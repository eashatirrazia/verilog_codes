==> flow/design.v <==
module transmit_control(
input clk,
input enable,
input tx_done,
input [63:0]data_in,
output reg valid = 0,
output reg [7:0]data_out = 0,
output reg packet_done=0
    );
localparam integer IDLE = 4'b0000;
localparam integer START = 4'b0001;
localparam integer ID = 4'b0010;
localparam integer FUNC = 4'b0011;
localparam integer PAYLOAD1 = 4'b0100;
localparam integer PAYLOAD2 = 4'b0101;
localparam integer PAYLOAD3 = 4'b0110;
localparam integer ENDING = 4'b0111;
localparam integer CRC = 4'b1000;
localparam integer DONE = 4'b1001;
reg [3:0]state = 0;
reg [1:0]counter = 0;
always @(posedge clk)
begin
    case(state)
        IDLE:begin
            if(enable)
            begin
                valid <= 0;
                state <= START;
                counter <= 0;
                packet_done <= 0;
            end
            else
            begin
                counter <= 0;
                state <= IDLE;
                valid <= 0;
                packet_done <= 1;
            end
        end
        START:begin
            if(counter == 2)
            begin
                valid <= 0;
                state <= ID;
                counter <= 0;
            end
            else
            begin
                data_out <= data_in[63:56];
                counter <= counter + 1;
                state <= START;
                valid <= 1;
            end
        end
        ID:begin
            if(tx_done)
            begin
                valid <= 0;
                state <= FUNC;
                counter <= 0;
            end
            else
            begin
                if(counter == 2)
                begin
                    valid <= 0;
                    counter <= 0;
                end
                else
                begin
                    data_out <= data_in[55:48];
                    counter <= counter + 1;
                    state <= ID;
                    valid <= 1;
                end
            end
        end
        FUNC:begin
            if(tx_done)
            begin
                valid <= 0;
                state <= PAYLOAD1;
                counter <= 0;
            end
            else
            begin
                if(counter == 2)
                begin
                    valid <= 0;
                    counter <= 0;
                end
                else
                begin
                    data_out <= data_in[47:40];
                    counter <= counter + 1;
                    state <= FUNC;
                    valid <= 1;
                end
            end
        end
        PAYLOAD1:begin
            if(tx_done)
            begin
                valid <= 0;
                state <= PAYLOAD2;
                counter <= 0;
            end
            else
            begin
                if(counter == 2)
                begin
                    valid <= 0;
                    counter <= 0;
                end
                else
                begin
                    data_out <= data_in[39:32];
                    counter <= counter + 1;
                    state <= PAYLOAD1;
                    valid <= 1;
                end
            end
        end
        PAYLOAD2:begin
            if(tx_done)
            begin
                valid <= 0;
                state <= PAYLOAD3;
                counter <= 0;
            end
            else
            begin
                if(counter == 2)
                begin
                    valid <= 0;
                    counter <= 0;
                end
                else
                begin
                    data_out <= data_in[31:24];
                    counter <= counter + 1;
                    state <= PAYLOAD2;
                    valid <= 1;
                end
            end
        end
        PAYLOAD3:begin
            if(tx_done)
            begin
                valid <= 0;
                state <= ENDING;
                counter <= 0;
            end
            else
            begin
                if(counter == 2)
                begin
                    valid <= 0;
                    counter <= 0;
                end
                else
                begin
                    data_out <= data_in[23:16];
                    counter <= counter + 1;
                    state <= PAYLOAD3;
                    valid <= 1;
                end
            end
        end
        ENDING:begin
            if(tx_done)
            begin
                valid <= 0;
                state <= CRC;
                counter <= 0;
            end
            else
            begin
                if(counter == 2)
                begin
                    valid <= 0;
                    counter <= 0;
                end
                else
                begin
                    data_out <= data_in[15:8];
                    counter <= counter + 1;
                    state <= ENDING;
                    valid <= 1;
                end
            end
        end
        CRC:begin
            if(tx_done)
            begin
                valid <= 0;
                state <= DONE;
                counter <= 0;
            end
            else
            begin
                if(counter == 2)
                begin
                    valid <= 0;
                    counter <= 0;
                end
                else
                begin
                    data_out <= data_in[7:0];
                    counter <= counter + 1;
                    state <= CRC;
                    valid <= 1;
                end
            end
        end
        DONE:begin
            state <= IDLE;
            packet_done <= 1;
            valid <= 0;
            counter <= 0;
        end
    endcase
end
endmodule
* Tool chain data of transmit_control
What the tools print for transmit_control, step after step.
Lines are those of the file above, counted from 1.
Cell names lack the library's common part.
The mark - stands for no value.
- Top module :: transmit_control
- Clock port :: clk
- Cell library :: sky130hd
- Library corner :: tt_025C_1v80

* Word-level counts
Yosys after proc, flatten, opt, wreduce and memory -nomap, before mapping. Memory bits, and registers merged into a memory's read port (data or address), are not among the register bits. Print and check cells are not counted.
- Add/subtract/negate cells :: 1
- Equal/unequal tests :: 32
- Mux-type cells :: 41
- Reduce/logical cells :: 9
** Operators with widths (count)
- 8-bit 2-to-1 mux :: 15
- 8-bit parallel mux with 8-bit select :: 1
- 4-bit 2-to-1 mux :: 14
- 4-bit parallel mux with 10-bit select :: 1
- 2-bit inequality test (second input constant) :: 15
- 3-bit inequality test (second input constant) :: 7
- 16-bit AND reduction :: 1
- 4-bit by 3-bit == test with 1-bit output (second input constant) :: 4
- 10-bit nonzero test :: 1
- 9-bit nonzero test :: 1
- 4-bit by 2-bit == test with 1-bit output (second input constant) :: 2
- 4-bit == test (second input constant) :: 2
- 8-bit AND reduction :: 1
- 8-bit nonzero test :: 1
- 7-bit OR reduction :: 1
- 2-bit parallel mux with 3-bit select :: 1
- 2-bit 2-to-1 mux :: 3
- 4-bit by 1-bit == test with 1-bit output (second input constant) :: 1
- 4-bit logical NOT :: 1
- 1-bit 2-to-1 mux :: 4
- 1-bit parallel mux with 3-bit select :: 1
- 2-bit by 1-bit adder with 2-bit output (second input constant) :: 1
- 2-bit == test (second input constant) :: 1
- 2-bit nonzero test :: 1
- 2-bit OR reduction :: 1
- 1-bit parallel mux with 2-bit select :: 1
- Register bits after elaboration :: 16
- Output and inout bits :: 10
- Word-level cells :: 88

* Depth
Yosys ltp: most cells in a row. Word level: on the elaborated netlist, between registers, memories and ports. Mapped: between sequential cells and ports; inverters and the memories' decode and read muxes count.
- Word-level depth :: 4
- ABC_AREA :: 0
- Depth in mapped cells :: 7
- Mapped depth without buffers :: 4

* After synthesis
The flow's flattened synthesis, as Yosys stat reports it; memories are mapped. The netlist is that of the ABC_AREA named above (0 if unset); the other value can give another one.
The area totals of this step are shown rounded.
- Cells in the netlist :: 163
- Chip area (Yosys) :: 1500 um2
- Sequential area :: 480 um2
- Flip-flops :: 16
- Buffer cells :: 15
** Cells by type (count)
- edfxtp_1 :: 16
- a22oi_1 :: 9
- mux4_2 :: 3
- nand2_1 :: 16
- a21oi_1 :: 11
- o21ai_0 :: 11
- buf_2 :: 9
- buf_6 :: 4
- nand3b_1 :: 6
- nor2b_1 :: 7
- nand2b_1 :: 5
- and2b_1 :: 4
- mux2i_1 :: 3
- a22o_1 :: 3
- nor2_1 :: 6
- nand3_1 :: 4
- nor3_1 :: 4
- a211o_1 :: 2
Other cell types: 32; their cells: 40.

* Path before layout
Path of least setup slack by OpenSTA after synthesis, without wires, with an ideal clock, recovery checks aside; 20% of the period is set as input and as output delay. Where synthesis merged equal registers, the netlist keeps one of their names.
- Path kind :: register to register
- From :: register state[3]
- To :: register data_out[0]
- Clock period :: 2.56 ns
- Time at the first pin :: 0.000 ns
- Arrival :: 1.450 ns
- Required time :: 2.185 ns
- Setup slack :: 0.734 ns
- Path delay :: 1.825 ns
- Driving pins on the path :: 6
- Path buffers :: 3
- Synthesis period reached :: 1.826 ns
"path delay" = arrival - input delay + setup time.
"driving pins on the path": output pins that drive a net of the path, with the launching flip-flop's if there is one; two outputs of one cell count as two.
"synthesis period reached" = period - worst setup slack (recovery checks aside). The figure is calculated, with input and output delays left at 20% of the set period.
The rows between start and end are the longest chain of elaborated cells between them; the timing report does not say that the signal goes this way. Where chains are equally long, one stands for them.
Each line given opens the expression or statement behind the cell; cells for indexed reads and writes are added by Yosys, which also makes memories of some case tables.
A register here has more assigning lines than the two given.
Only ways into the end's enable, where the timed path ends, are counted here.
- Cells stage by stage :: edfxtp_1 buf_4 buf_2 buf_2 a21o_1 a21oi_1
- Length of the longest elaborated chain :: 3
- Elaborated cells between the ends (all ways) :: 25
- RTL lines with such cells :: 1
- Those cells by class :: eq/ne: 23; reduce/logical: 2
** RTL lines, path after synthesis
- start, declared :: line 20 : reg [3:0]state = 0;
- start, assigned :: line 29 : state <= START;
- start, assigned :: line 36 : state <= IDLE;
- 4-bit == test :: line 24 : case(state)
- 8-bit nonzero test
- 16-bit AND reduction
- end, assigned :: line 50 : data_out <= data_in[63:56];
- end, assigned :: line 72 : data_out <= data_in[55:48];
- end, declared :: line 7 : output reg [7:0]data_out = 0,

* Path in the finished layout
Path of least setup slack in the final report of run A (OpenROAD, finished layout, wires in). Where an end is a register, its clock arrival counts in the times.
- Path kind :: register to register
- From :: register state[1]
- To :: register data_out[0]
- Clock period :: 1.11 ns
- Time at the first pin :: 0.26 ns
- Arrival :: 1.74 ns
- Required time :: 1.10 ns
- Setup slack :: -0.64 ns
- Driving pins on the path :: 7
- Path buffers :: 2
The rows between start and end are the longest chain of elaborated cells between them; the timing report does not say that the signal goes this way. Where chains are equally long, one stands for them.
A register here has more assigning lines than the two given.
The path ends at the data pin of a flip-flop with enable; ways to the enable are not counted.
- Cells stage by stage :: edfxtp_1 buf_6 nor2_4 buf_6 o22a_4 a222oi_1 o31ai_1
- Length of the longest elaborated chain :: 2
- Elaborated cells between the ends (all ways) :: 9
- RTL lines with such cells :: 1
- Those cells by class :: eq/ne: 8; mux: 1
** RTL lines, path after layout
- start, declared :: line 20 : reg [3:0]state = 0;
- start, assigned :: line 29 : state <= START;
- start, assigned :: line 36 : state <= IDLE;
- 4-bit == test :: line 24 : case(state)
- 8-bit parallel mux with 8-bit select :: line 24
- end, assigned :: line 50 : data_out <= data_in[63:56];
- end, assigned :: line 72 : data_out <= data_in[55:48];
- end, declared :: line 7 : output reg [7:0]data_out = 0,

Ticket comment

Settings and measured results of 2 stored flow runs for module transmit_control (sky130hd), not sorted in any way. The constraints put input and output delay at 20% of the set period each and load the outputs with 0.01 pF.
"period reached" = clock period - worst setup slack. The figure is calculated, with input and output delays left at 20% of the set period.
"worst path time" means the part of the period allowed to the worst setup path (the constraints hold back 20% at inputs and 20% at outputs) less its slack; where the path has registers, the arrival times of their clocks count too.
"total design power": no workload was simulated; the value follows from the tool's default switching activity.
Measured values are rounded.

** Run A
- Settings :: period_ns=1.11; CORE_UTILIZATION=22; PLACE_DENSITY_LB_ADDON=0.22; CORE_ASPECT_RATIO=1.31; CELL_PAD_IN_SITES_GLOBAL_PLACEMENT=1; CELL_PAD_IN_SITES_DETAIL_PLACEMENT=0; TNS_END_PERCENT=55; GPL_ROUTABILITY_DRIVEN=1; CAP_MARGIN=5; SLEW_MARGIN=0; MAX_ROUTING_LAYER=met4; CORE_MARGIN=2
- Area inside the die boundary :: 7490 um2
- Period reached :: 1.746 ns
- Worst setup slack after layout :: -0.636 ns
- Standard-cell area after routing :: 3020 um2
- Summed negative setup slack :: -14.5 ns
- Utilization in the final report :: 45.5 %
- Worst path time :: 1.75 ns
- Class of the worst setup path :: register to register
- Worst-case hold slack :: 0.659 ns
- Total design power :: 8.21 mW
- Mapped cell area after synthesis :: 1500 um2

** Run B
- Settings :: period_ns=1.92; CAP_MARGIN=20; CORE_MARGIN=2; CORE_UTILIZATION=40; SLEW_MARGIN=20
- Worst setup slack after layout :: 0.103 ns
- Summed negative setup slack :: 0.000 ns
- Worst-case hold slack :: 0.609 ns
- Standard-cell area after routing :: 2420 um2
- Utilization in the final report :: 66.7 %
- Worst path time :: 1.82 ns
- Class of the worst setup path :: register to register
- Total design power :: 3.54 mW
- Period reached :: 1.817 ns
- Mapped cell area after synthesis :: 1500 um2
- Area inside the die boundary :: 4250 um2
