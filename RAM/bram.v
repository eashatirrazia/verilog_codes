==> flow/design.v <==
module bram #(parameter DATA_WIDTH = 8, parameter ADDR_WIDTH = 8)
(
    input wire clk,
    input wire rst,
    input wire [ADDR_WIDTH-1:0] read_addr,
    input wire [ADDR_WIDTH-1:0] write_addr,
    input wire [DATA_WIDTH-1:0] data_in,
    input wire write,
    output reg [DATA_WIDTH-1:0] data_out
);
reg [DATA_WIDTH-1:0] mem [2**ADDR_WIDTH-1:0];
integer i;
initial 
begin
    for(i = 0; i < 2**ADDR_WIDTH; i = i + 1)
        mem[i] = 0;
end
always @(posedge clk)
begin
if (rst)
    data_out <= 0;
else
    begin
        if(write)
            mem[write_addr] <= data_in;
        else if(~write)
            data_out <= mem[read_addr];
        else
            data_out <= 0;
    end
end
endmodule
# Step by step through the tools: bram
# Tool output for the design above, in the order of the flow.
# Line numbers count from 1 in the design file above.
# Not given: -
# design
top,bram
clock_port,clk
lib,sky130hd
pvt_corner,tt_025C_1v80

# Elaborated design
# Source: Yosys, flattened and elaborated, memories not mapped. Widths are those after wreduce; folded enables and synchronous resets count as part of the registers. Registers that Yosys merges into a memory's read port (data or address) are not register bits. Print and check cells do not count. Equal cells are merged and count once.
# Memory sizes are those after Yosys's memory passes, which may raise the word count (mostly to a power of two), join words into wider ones and drop unused or constant bits.
# bits
regBits,0
ramBits,2048
clocked_rd_ports_x_width,8
n_memories,1
output_inout_bits,8
elab_cells,8
# mem_list
memory,size,width,read_ports,write_ports,line_no,rtl
mem,256,8,1,1,11,reg [DATA_WIDTH-1:0] mem [2**ADDR_WIDTH-1:0];
# op_classes
mux,6
n_reduce_logical,1
# ops
operator,n
2-to-1 mux 8 bit,4
2-to-1 mux 1 bit,2
logical NOT 1 bit,1

# Logic depth
# Depth = most cells in a row (Yosys ltp): at word level without a register or memory, in the mapped netlist without a sequential cell, where the memories' decode and read muxes count.
# depth
word_depth,2
abc_area,0
mapped_depth,12

# Netlist
# The flow's flattened synthesis, as Yosys stat reports it; memories are mapped. The netlist is that of the ABC_AREA named above (0 if unset); the other value can give another one.
# Totals and module areas in this step are rounded.
# synth_totals
cells,3949
yosys_area_um2,80300
seqArea_um2,61700
ff_cells,2056
# types
cell_type,n,type_area_um2
sky130_fd_sc_hd__edfxtp_1,2048,6.15E+04
sky130_fd_sc_hd__mux4_2,358,8.06E+03
sky130_fd_sc_hd__mux2i_1,304,3.04E+03
sky130_fd_sc_hd__nor2_1,284,1.07E+03
sky130_fd_sc_hd__o22ai_1,112,700.672
sky130_fd_sc_hd__o221ai_1,51,446.678
sky130_fd_sc_hd__a22oi_1,59,442.925
sky130_fd_sc_hd__buf_6,36,405.389
sky130_fd_sc_hd__nand2_1,108,405.389
sky130_fd_sc_hd__mux4_1,13,341.578
sky130_fd_sc_hd__clkbuf_1,85,319.056
sky130_fd_sc_hd__buf_2,63,315.302
sky130_fd_sc_hd__a211oi_1,40,300.288
sky130_fd_sc_hd__a21oi_1,56,280.269
sky130_fd_sc_hd__buf_8,18,270.259
sky130_fd_sc_hd__buf_12,13,260.25
sky130_fd_sc_hd__nand3_1,47,235.226
sky130_fd_sc_hd__dfxtp_1,8,160.154
# Other cell types: 47; their cells: 246.

# Worst setup path after synthesis
# OpenSTA on the mapped netlist: ideal clock, no wires. The path of least setup slack (recovery checks aside). Input and output delay are each 20% of the period. Register names are those of the netlist, which keeps one name where synthesis merged equal registers.
# synth_timing
path_type,input -> register
startpoint,in read_addr[0]
endpoint,reg data_out[7]
period_ns,2.65
setup_ns,0.125
t_first_pin_ns,0.530
arrival_time_ns,2.397
slack_ns,0.128
path_delay_ns,1.992
path_stages,12
path_buffers,6
period_less_setup_slack_ns,2.522
# "path_delay_ns" = arrival - input delay + setup time.
# "path_stages": output pins that drive a net of the path, with the launching flip-flop's if there is one; two outputs of one cell count as two.
# "period_less_setup_slack_ns" is the clock period less the worst setup slack; recovery checks do not enter. This is arithmetic on one report: input and output delays are still those of the set period (20% each).
# synth_between
cell_sequence,sky130_fd_sc_hd__buf_6 sky130_fd_sc_hd__buf_12 sky130_fd_sc_hd__buf_12 sky130_fd_sc_hd__buf_6 sky130_fd_sc_hd__buf_6 sky130_fd_sc_hd__buf_6 sky130_fd_sc_hd__mux2i_1 sky130_fd_sc_hd__o22ai_1 sky130_fd_sc_hd__a2111oi_2 sky130_fd_sc_hd__nor4_1 sky130_fd_sc_hd__a32oi_1 sky130_fd_sc_hd__o31ai_1
# synth_lines
item,line_no,rtl
from (decl),5,"input wire [ADDR_WIDTH-1:0] read_addr,"
to (decl),9,output reg [DATA_WIDTH-1:0] data_out
# Chain of elaborated cells between the ends: none given.

# Worst path after layout
# From the final timing report of run A: the path of least setup slack in the routed layout; clock arrival at registers is part of the times.
# layout_timing
path_type,input -> register
startpoint,in read_addr[5]
endpoint,reg data_out[3]
period_ns,2.7
setup_ns,0.05
t_first_pin_ns,0.54
arrival_time_ns,3.56
slack_ns,-0.09
path_stages,10
path_buffers,3
# layout_between
cell_sequence,sky130_fd_sc_hd__clkdlybuf4s50_1 sky130_fd_sc_hd__buf_4 sky130_fd_sc_hd__nand2b_1 sky130_fd_sc_hd__nand2b_1 sky130_fd_sc_hd__a211oi_1 sky130_fd_sc_hd__a2111oi_0 sky130_fd_sc_hd__o2111ai_1 sky130_fd_sc_hd__nor4_2 sky130_fd_sc_hd__buf_4 sky130_fd_sc_hd__a211o_1
# layout_lines
item,line_no,rtl
from (decl),5,"input wire [ADDR_WIDTH-1:0] read_addr,"
to (decl),9,output reg [DATA_WIDTH-1:0] data_out
# Chain of elaborated cells between the ends: none given.

# Module bram, platform sky130hd: 2 stored runs of the flow (Yosys, OpenROAD) with differing settings, in no particular order. Input and output delays are each 20% of the period that was set; the output load is 0.01 pF.
# "worstPathTime_ns" means the part of the period allowed to the worst setup path (the constraints hold back 20% at inputs and 20% at outputs) less its slack; where the path has registers, the arrival times of their clocks count too.
# The results are shown rounded.
# A setting shown as - is not set for that run.
stored run,period_ns,CORE_UTILIZATION,CAP_MARGIN,CORE_MARGIN,SLEW_MARGIN,SETUP_SLACK_MARGIN,PLACE_DENSITY_LB_ADDON,CORE_ASPECT_RATIO,CELL_PAD_IN_SITES_DETAIL_PLACEMENT,ABC_AREA,GPL_ROUTABILITY_DRIVEN,die_footprint_um2,final_stdcell_area_um2,worstPathTime_ns,critical_path_kind,hold_worst_slack_ns,final_setup_ws_ns,post_synth_area_um2
run A,2.7,64,20,2,20,-,-,-,-,-,-,128000,95000,2.25,input -> register,0.210,-0.093,80300
run B,2.2,48,20,9,20,0.58,0.27,0.51,0,1,0,190000,103000,1.32,register -> output,0.031,0.436,83500
